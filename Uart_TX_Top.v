==> flow/design.v <==
module FSM( 
  input     wire             FSM_RST_ASYN,
  input     wire             FSM_CLK,
  input     wire             FSM_DataValid,
  input     wire             FSM_SerDone,
  input     wire             FSM_ParEn,
  output    reg              FSM_SerEn,
  output    reg    [1:0]     FSM_MuxSel,
  output    reg              FSM_Busy,
  output    wire             FSM_BuffEn
  );
  reg      [2:0]     Current_State;
  reg      [2:0]     Next_State;
  localparam IDLE       = 3'b000,
  Transmission_Start    = 3'b001,
  Transmission_Data     = 3'b011,
  Transmission_Parity   = 3'b010,
  Transmission_Stop     = 3'b110;
  always@(posedge FSM_CLK or negedge FSM_RST_ASYN)
  begin
    if(!FSM_RST_ASYN)
      Current_State <= IDLE ;
    else
      Current_State <= Next_State ;
  end
  always@(*)
  begin
    case(Current_State)
      IDLE                   : begin
                                if(FSM_DataValid)
                                  Next_State = Transmission_Start;
                                else
                                  Next_State = IDLE; 
                              end
      Transmission_Start    :  begin
                                Next_State = Transmission_Data;
                              end
      Transmission_Data     :  begin
                                if(FSM_SerDone)
                                  begin
                                    if(FSM_ParEn)
                                      Next_State = Transmission_Parity;
                                    else
                                      Next_State = Transmission_Stop;
                                  end
                                else
                                  begin
                                   Next_State = Transmission_Data; 
                                  end
                              end
      Transmission_Parity   :  begin
                                Next_State = Transmission_Stop;
                             end
      Transmission_Stop     :  begin
                                if(FSM_DataValid)
                                  Next_State = Transmission_Start;
                                else
                                  Next_State = IDLE;
                             end
      default               :  begin
                                Next_State = IDLE;
                             end
    endcase
  end
  always@(*)
  begin
    case(Current_State)
      IDLE                   : begin
                                FSM_MuxSel = 2'b00;
                                FSM_Busy = 1'b0;
                                FSM_SerEn = 1'b0; 
                              end
      Transmission_Start    :  begin
                                FSM_MuxSel = 2'b01;
                                FSM_Busy = 1'b1;
                                FSM_SerEn = 1'b0;                                
                              end
      Transmission_Data     :  begin
                                FSM_MuxSel = 2'b11;
                                FSM_Busy = 1'b1;
                                FSM_SerEn = 1'b1;                                 
                              end
      Transmission_Parity   :  begin
                                FSM_MuxSel = 2'b10;
                                FSM_Busy = 1'b1;
                                FSM_SerEn = 1'b0; 
                             end
      Transmission_Stop     :  begin
                                FSM_MuxSel = 2'b00;
                                FSM_Busy = 1'b1;
                                FSM_SerEn = 1'b0;  
                             end
      default               :  begin
                                FSM_MuxSel = 2'b00;
                                FSM_Busy = 1'b0;
                                FSM_SerEn = 1'b0;   
                             end
    endcase
  end
  assign FSM_BuffEn = ((~|FSM_MuxSel)&(FSM_DataValid))|(~FSM_Busy);
endmodule
module InputBuffer #(parameter DataWIDTH=3) (
  input    wire    [2**(DataWIDTH)-1:0]    Buffer_Pdata_in,
  input    wire                            Buffer_ParityEn_in,
  input    wire                            Buffer_ParBit_in,
  input    wire                            Buffer_EN,
  input    wire                            Buffer_CLK,
  input    wire                            Buffer_RST_ASYN,
  output   reg     [2**(DataWIDTH)-1:0]    Buffer_Pdata_out,
  output   reg                             Buffer_ParityEn_out,
  output   reg                             Buffer_ParBit_out);
  always@(posedge Buffer_CLK or negedge Buffer_RST_ASYN)
  begin
    if(!Buffer_RST_ASYN)
      begin
       Buffer_Pdata_out <= 'b0;
       Buffer_ParityEn_out <= 1'b0;
       Buffer_ParBit_out <= 1'b0;
     end
   else if(Buffer_EN)
     begin
       Buffer_Pdata_out <= Buffer_Pdata_in;
       Buffer_ParityEn_out <= Buffer_ParityEn_in;
       Buffer_ParBit_out <= Buffer_ParBit_in;
     end
  end
endmodule
module MUX (
  input     wire    [1:0]    Selection_Bits,
  input     wire             in_00,
  input     wire             in_01,
  input     wire             in_10,
  input     wire             in_11,
  output    reg              MUX_Out);
  always@(*)
  begin
    case(Selection_Bits)
      2'b00        : begin
                      MUX_Out = in_00;
                     end
      2'b01        : begin
                      MUX_Out = in_01;
                     end
      2'b10        : begin
                      MUX_Out = in_10;
                     end
      2'b11        : begin
                      MUX_Out = in_11;
                     end
      default      : begin
                      MUX_Out = in_00;
                     end
    endcase
  end
endmodule
module Parallel_To_Serial #(parameter PISO_WIDTH=3) (
  input    wire    [2**(PISO_WIDTH)-1:0]      PISO_ParallelData,
  input    wire    [PISO_WIDTH-1:0]           PISO_Count,
  output   reg                                PISO_SerialData);
  reg    [2**(PISO_WIDTH)-1:0]    data; 
  always@(*)
  begin
    data = (PISO_ParallelData>>PISO_Count);
    PISO_SerialData = data[0];
  end
endmodule
module Parity_Calc #(parameter DataWIDTH=3) (
  input    wire    [2**(DataWIDTH)-1:0]    ParityCalc_PDATA,
  input    wire                            ParityCalc_DataValid,
  input    wire                            ParityCalc_ParType, 
  output   reg                             ParityCalc_ParBit);
  reg    Parity;
  always@(*)
  begin
    Parity =(^ParityCalc_PDATA);
    if(ParityCalc_ParType == 1'b0)
      ParityCalc_ParBit = Parity;
    else
      ParityCalc_ParBit = (~Parity);
  end
endmodule   
module Seralizer #(parameter WIDTH = 3)(
  input    wire    [2**(WIDTH)-1:0]    Seralizer_ParallelData,
  input    wire                        Seralizer_CLK,
  input    wire                        Seralizer_RST_ASYN,
  input    wire                        Seralizer_En,
  output   wire                        Seralizer_done,
  output   wire                        Seralizer_SerialData);
  wire    [WIDTH-1:0]    CountToPISO;
  counter #(.CounterWIDTH(WIDTH)) C0 (
  .counter_RST_ASYN(Seralizer_RST_ASYN),
  .counter_CLK(Seralizer_CLK),
  .counter_En(Seralizer_En),
  .counter_finish(Seralizer_done),
  .count(CountToPISO));
  Parallel_To_Serial #(.PISO_WIDTH(WIDTH)) P0 (
  .PISO_ParallelData(Seralizer_ParallelData),
  .PISO_Count(CountToPISO),
  .PISO_SerialData(Seralizer_SerialData));
endmodule
module Uart_TX_Top #(parameter DATAWIDTH = 3) ( 
input    wire    [2**DATAWIDTH-1:0]    P_DATA,
input    wire                          CLK,
input    wire                          RST_ASYN,
input    wire                          Data_Valid,
input    wire                          PAR_EN,
input    wire                          PAR_TYP,
output   wire                          TX_OUT,
output   wire                          busy);
wire    [2**DATAWIDTH-1:0]    Parallel_Data;
wire    [1:0]                 FSM_MUXSelection;
wire                          Ser_En;
wire                          Ser_Done;
wire                          Parity_En;
wire                          Parity_bit;
wire                          Parity_bit_To_Buffer;
wire                          Seralizer_RST;
wire                          BuffEn;
wire                          Serial_Data;
InputBuffer #(.DataWIDTH(DATAWIDTH)) U0_InputBuffer (
.Buffer_Pdata_in(P_DATA),
.Buffer_ParityEn_in(PAR_EN),
.Buffer_ParBit_in(Parity_bit_To_Buffer),
.Buffer_EN(BuffEn),
.Buffer_CLK(CLK),
.Buffer_RST_ASYN(RST_ASYN),
.Buffer_Pdata_out(Parallel_Data),
.Buffer_ParityEn_out(Parity_En),
.Buffer_ParBit_out(Parity_bit));
Parity_Calc #(.DataWIDTH(DATAWIDTH)) U0_Parity_Calc (
.ParityCalc_PDATA(P_DATA),
.ParityCalc_DataValid(Data_Valid),
.ParityCalc_ParType(PAR_TYP),
.ParityCalc_ParBit(Parity_bit_To_Buffer));
FSM U0_FSM (
.FSM_RST_ASYN(RST_ASYN),
.FSM_CLK(CLK),
.FSM_DataValid(Data_Valid),
.FSM_SerDone(Ser_Done),
.FSM_ParEn(Parity_En),
.FSM_SerEn(Ser_En),
.FSM_MuxSel(FSM_MUXSelection),
.FSM_Busy(busy),
.FSM_BuffEn(BuffEn));
Seralizer #(.WIDTH(DATAWIDTH)) U0_Seralizer (
.Seralizer_ParallelData(Parallel_Data),
.Seralizer_CLK(CLK),
.Seralizer_RST_ASYN(RST_ASYN ),
.Seralizer_En(Ser_En),
.Seralizer_done(Ser_Done),
.Seralizer_SerialData(Serial_Data));
MUX U0_MUX (
.Selection_Bits(FSM_MUXSelection),
.in_00(1'b1),
.in_01(1'b0),
.in_10(Parity_bit),
.in_11(Serial_Data),
.MUX_Out(TX_OUT));
endmodule
module counter #(parameter CounterWIDTH = 3) (
  input    wire                         counter_RST_ASYN,
  input    wire                         counter_CLK,
  input    wire                         counter_En,
  output   wire                         counter_finish,
  output   reg    [CounterWIDTH-1:0]    count );
  reg    [CounterWIDTH-1:0]    count_comb;
  always@(posedge counter_CLK or negedge counter_RST_ASYN)
  begin
    if(!counter_RST_ASYN)
      count <= 'b0;
    else
      count <= count_comb;
  end
  always@(*)
  begin
    if(counter_En)
     if(!counter_finish)
       count_comb = count +3'b1;
     else
       count_comb = count;
    else
      count_comb = 'b0;
  end
  assign counter_finish = (&count);
endmodule
Step by step through the tools: Uart_TX_Top
What the tools print for Uart_TX_Top, step after step.
Lines are those of the file above, counted from 1.
Operators carry their Yosys type and port widths (W data, S select, Z words).
Library cell names are shortened.
{"block": "setup", "top": "Uart_TX_Top", "clock_port": "CLK", "library": "sky130hd", "pvt_corner": "tt_025C_1v80"}

Word-level counts
Yosys after proc, flatten, opt, wreduce and memory -nomap, before mapping. Memory bits, and registers merged into a memory's read port (data or address), are not among the register bits. Print and check cells are not counted. Equal cells are merged and count once.
{"block": "word_totals", "inputBits": 13, "output_inout_bits": 2, "reg_bits": 16}
{"block": "op_classes", "logic": 4, "mux": 11, "shift": 1, "reduce_and_logical": 8, "n_addsub": 1, "eq_ne": 8}
{"block": "ops", "op": "$pmux W3 S4", "n": 1}
{"block": "ops", "op": "$mux W3", "n": 4}
{"block": "ops", "op": "$shr A8 B3 Y1", "n": 1}
{"block": "ops", "op": "$reduce_xor A8 Y1", "n": 1}
{"block": "ops", "op": "$eq A3 B2 Y1 const B", "n": 2}
{"block": "ops", "op": "$pmux W2 S3", "n": 1}
{"block": "ops", "op": "$eq A2 B2 Y1 const B", "n": 2}
{"block": "ops", "op": "$reduce_or A2 Y1", "n": 2}
{"block": "ops", "op": "$reduce_or A4 Y1", "n": 1}
{"block": "ops", "op": "$pmux W1 S4", "n": 1}
{"block": "ops", "op": "$mux W1", "n": 4}
{"block": "ops", "op": "$add A3 B1 Y3 const B", "n": 1}
{"block": "ops", "op": "$eq A3 B1 Y1 const B", "n": 1}
{"block": "ops", "op": "$eq A3 B3 Y1 const B", "n": 1}
{"block": "ops", "op": "$logic_not A3 Y1", "n": 1}
{"block": "ops", "op": "$reduce_and A3 Y1", "n": 1}
{"block": "ops", "op": "$not A1 Y1", "n": 2}
{"block": "ops", "op": "$eq A2 B1 Y1 const B", "n": 1}
{"block": "ops", "op": "$ne A2 B2 Y1 const B", "n": 1}
{"block": "ops", "op": "$logic_not A2 Y1", "n": 1}
{"block": "ops", "op": "$and A1 B1 Y1", "n": 1}
{"block": "ops", "op": "$or A1 B1 Y1", "n": 1}
{"block": "ops", "op": "$logic_not A1 Y1", "n": 1}

Depth
Depth = most cells in a row (Yosys ltp): at word level without a register or memory, in the mapped netlist without a sequential cell, where the memories' decode and read muxes count.
{"block": "logic_depth", "depth_word": 6, "abc_area": 0, "mapped_depth": 6}

Netlist
Yosys stat after the flow's synthesis: flattened, memories mapped to cells. It holds for the ABC_AREA given above (unset counts as 0); a run with the other value may have another netlist.
Totals and module areas in this step are rounded.
{"block": "by_type", "cell_type": "dfrtp_1", "n": 17}
{"block": "by_type", "cell_type": "mux2_4", "n": 8}
{"block": "by_type", "cell_type": "xnor2_1", "n": 5}
{"block": "by_type", "cell_type": "mux2i_1", "n": 4}
{"block": "by_type", "cell_type": "dfstp_2", "n": 1}
{"block": "by_type", "cell_type": "mux4_1", "n": 1}
{"block": "by_type", "cell_type": "ha_1", "n": 2}
{"block": "by_type", "cell_type": "nor2b_1", "n": 4}
{"block": "by_type", "cell_type": "buf_6", "n": 2}
{"block": "by_type", "cell_type": "xnor3_1", "n": 1}
{"block": "by_type", "cell_type": "xor2_1", "n": 2}
{"block": "by_type", "cell_type": "nor3_4", "n": 1}
{"block": "by_type", "cell_type": "inv_1", "n": 3}
{"block": "by_type", "cell_type": "mux2_2", "n": 1}
{"block": "by_type", "cell_type": "nand2_1", "n": 3}
{"block": "by_type", "cell_type": "o21ai_2", "n": 1}
{"block": "by_type", "cell_type": "a21o_1", "n": 1}
{"block": "by_type", "cell_type": "nor2_1", "n": 2}
Not listed: further types 10, cells in them 10.
{"block": "mapped", "seq_area_um2": 451.7, "yosys_area_um2": 928.4, "cells": 69, "flip_flops": 18, "n_buf": 3}
The figures by module come from a second, unflattened synthesis with its own total; it is not the netlist above.
{"block": "unflattened", "hier_cells": 63, "hier_area_um2": 939.7}
Each row is one instance without its submodules.
{"block": "modules", "mod": "InputBuffer (DataWIDTH=3)", "instances": 1, "cells": 21, "seq_area_um2": 250.2, "area_um2": 411.6}
{"block": "modules", "mod": "FSM", "instances": 1, "cells": 18, "seq_area_um2": 126.4, "area_um2": 203.9}
{"block": "modules", "mod": "counter (CounterWIDTH=3)", "instances": 1, "cells": 11, "seq_area_um2": 75.1, "area_um2": 147.6}
{"block": "modules", "mod": "Parity_Calc (DataWIDTH=3)", "instances": 1, "cells": 7, "seq_area_um2": 0.0, "area_um2": 82.6}
{"block": "modules", "mod": "Parallel_To_Serial (PISO_WIDTH=3)", "instances": 1, "cells": 3, "seq_area_um2": 0.0, "area_um2": 63.8}
{"block": "modules", "mod": "MUX", "instances": 1, "cells": 1, "seq_area_um2": 0.0, "area_um2": 22.5}
{"block": "modules", "mod": "Uart_TX_Top", "instances": 1, "cells": 2, "seq_area_um2": 0.0, "area_um2": 7.5}
{"block": "modules", "mod": "Seralizer (WIDTH=3)", "instances": 1, "cells": 0, "seq_area_um2": 0.0, "area_um2": 0.0}

Worst setup path after synthesis
Path of least setup slack by OpenSTA after synthesis, without wires, with an ideal clock, recovery checks aside; 20% of the period is set as input and as output delay. Where synthesis merged equal registers, the netlist keeps one of their names.
{"block": "synth_path", "path_type": "reg2out", "from": "register U0_Seralizer.C0.count[0]", "to": "output port TX_OUT", "n_path_buf": 0, "launch_ns": 0.000, "t_arrival_ns": 1.232, "clock_period_ns": 1.92, "delay_ns": 1.232, "stages": 4, "setup_slack_ns": 0.304, "t_required_ns": 1.536, "output_delay_ns": 0.384, "synth_period_reached_ns": 1.616}
"delay_ns" is the arrival time less input delay plus setup time.
A path that ends at an output port has no setup time.
"stages": output pins that drive a net of the path, with the launching flip-flop's if there is one; two outputs of one cell count as two.
"synth_period_reached_ns" = period - worst setup slack (recovery checks aside). The figure is calculated, with input and output delays left at 20% of the set period.
Between the ends stands the longest chain of elaborated cells between them, by number of cells; it is not shown to be the way that was timed. Of several equally long chains one is given.
A line is the first line of the expression or statement that the cell stems from. Yosys adds cells for indexed reads and writes and turns some case tables into memories.
{"block": "synth_via", "path_cell_list": "dfrtp_1 mux4_1 o211ai_1 o31ai_1", "elab_chain_len": 2, "cells_between": 2, "lines_between": 2, "cone_classes": "1 x shift; 1 x mux"}
{"block": "synth_lines", "element": "start, declared", "line": 265, "rtl": "output   reg    [CounterWIDTH-1:0]    count );"}
{"block": "synth_lines", "element": "start, assigned", "line": 270, "rtl": "count <= 'b0;"}
{"block": "synth_lines", "element": "start, assigned", "line": 272, "rtl": "count <= count_comb;"}
{"block": "synth_lines", "element": "$shr A8 B3 Y1", "line": 163, "rtl": "data = (PISO_ParallelData>>PISO_Count);"}
{"block": "synth_lines", "element": "$pmux W1 S4", "line": 137, "rtl": "case(Selection_Bits)"}
{"block": "synth_lines", "element": "end, declared", "line": 208, "rtl": "output   wire                          TX_OUT,"}

Timing after layout
Path of least setup slack in the final report of stored run 1 (OpenROAD, finished layout, wires in). Where an end is a register, its clock arrival counts in the times.
{"block": "layout_path", "path_type": "reg2out", "from": "register U0_InputBuffer.Buffer_Pdata_out[5]", "to": "output port TX_OUT", "launch_ns": 0.29, "stages": 5, "n_path_buf": 1, "clock_period_ns": 2.86, "t_required_ns": 2.29, "t_arrival_ns": 1.63, "output_delay_ns": 0.57, "setup_slack_ns": 0.66}
Between the ends stands the longest chain of elaborated cells between them, by number of cells; it is not shown to be the way that was timed. Of several equally long chains one is given.
{"block": "layout_via", "path_cell_list": "dfrtp_1 mux4_2 o211ai_1 o31ai_1 buf_2", "elab_chain_len": 2, "cells_between": 2, "lines_between": 2, "cone_classes": "1 x shift; 1 x mux"}
{"block": "layout_lines", "element": "start, declared", "line": 109, "rtl": "output   reg     [2**(DataWIDTH)-1:0]    Buffer_Pdata_out,"}
{"block": "layout_lines", "element": "start, assigned", "line": 116, "rtl": "Buffer_Pdata_out <= 'b0;"}
{"block": "layout_lines", "element": "start, assigned", "line": 122, "rtl": "Buffer_Pdata_out <= Buffer_Pdata_in;"}
{"block": "layout_lines", "element": "$shr A8 B3 Y1", "line": 163, "rtl": "data = (PISO_ParallelData>>PISO_Count);"}
{"block": "layout_lines", "element": "$pmux W1 S4", "line": 137, "rtl": "case(Selection_Bits)"}
{"block": "layout_lines", "element": "end, declared", "line": 208, "rtl": "output   wire                          TX_OUT,"}

Uart_TX_Top through Yosys and OpenROAD on sky130hd: 2 stored runs, unordered, with their settings and measured results. The constraints put input and output delay at 20% of the set period each and load the outputs with 0.01 pF.
"timing.achieved_period_ns": clock period set for the run, less the worst setup slack. It is reckoned from that one timing run; input and output delays stay at 20% of the period that was set.
"worstPathTime_ns": the worst setup path's part of the clock period (all of it between registers, 20% less for each end at a port) less its slack. A launch clock that arrives late makes it longer, a capture clock that arrives late makes it shorter.
"power_total_mw" is the tool's figure for a default switching activity; nothing was simulated.
Results are given in rounded form.

{"run": "stored run 1", "settings": { "period_ns": 2.86, "CORE_UTILIZATION": 26, "SETUP_SLACK_MARGIN": 0.62, "PLACE_DENSITY": 0.87, "HOLD_SLACK_MARGIN": 0.15, "CORE_MARGIN": 2, "GPL_TIMING_DRIVEN": 0, "CTS_CLUSTER_SIZE": 69, "CTS_CLUSTER_DIAMETER": 103, "CAP_MARGIN": 20, "SLEW_MARGIN": 20 }, "results": { "synth_chip_area_um2": 928.4, "die_footprint_um2": 4065, "fin_util_frac": 0.34, "worstSetupSlack_ns": 0.662, "power_total_mw": 1.081, "timing.achieved_period_ns": 2.198, "worstPathTime_ns": 1.63, "timing.worst_path_kind": "reg2out" }}
{"run": "stored run 2", "settings": { "period_ns": 1.16, "CORE_UTILIZATION": 25, "SETUP_SLACK_MARGIN": 0.04, "PLACE_DENSITY_LB_ADDON": 0.01, "ABC_AREA": 0, "GPL_ROUTABILITY_DRIVEN": 0, "CAP_MARGIN": 40, "SLEW_MARGIN": 35, "MIN_ROUTING_LAYER": "met1", "CORE_MARGIN": 2 }, "results": { "synth_chip_area_um2": 928.4, "die_footprint_um2": 4217, "fin_util_frac": 0.405, "worstSetupSlack_ns": -0.632, "power_total_mw": 3.498, "timing.achieved_period_ns": 1.792, "worstPathTime_ns": 1.56, "timing.worst_path_kind": "reg2out" }}
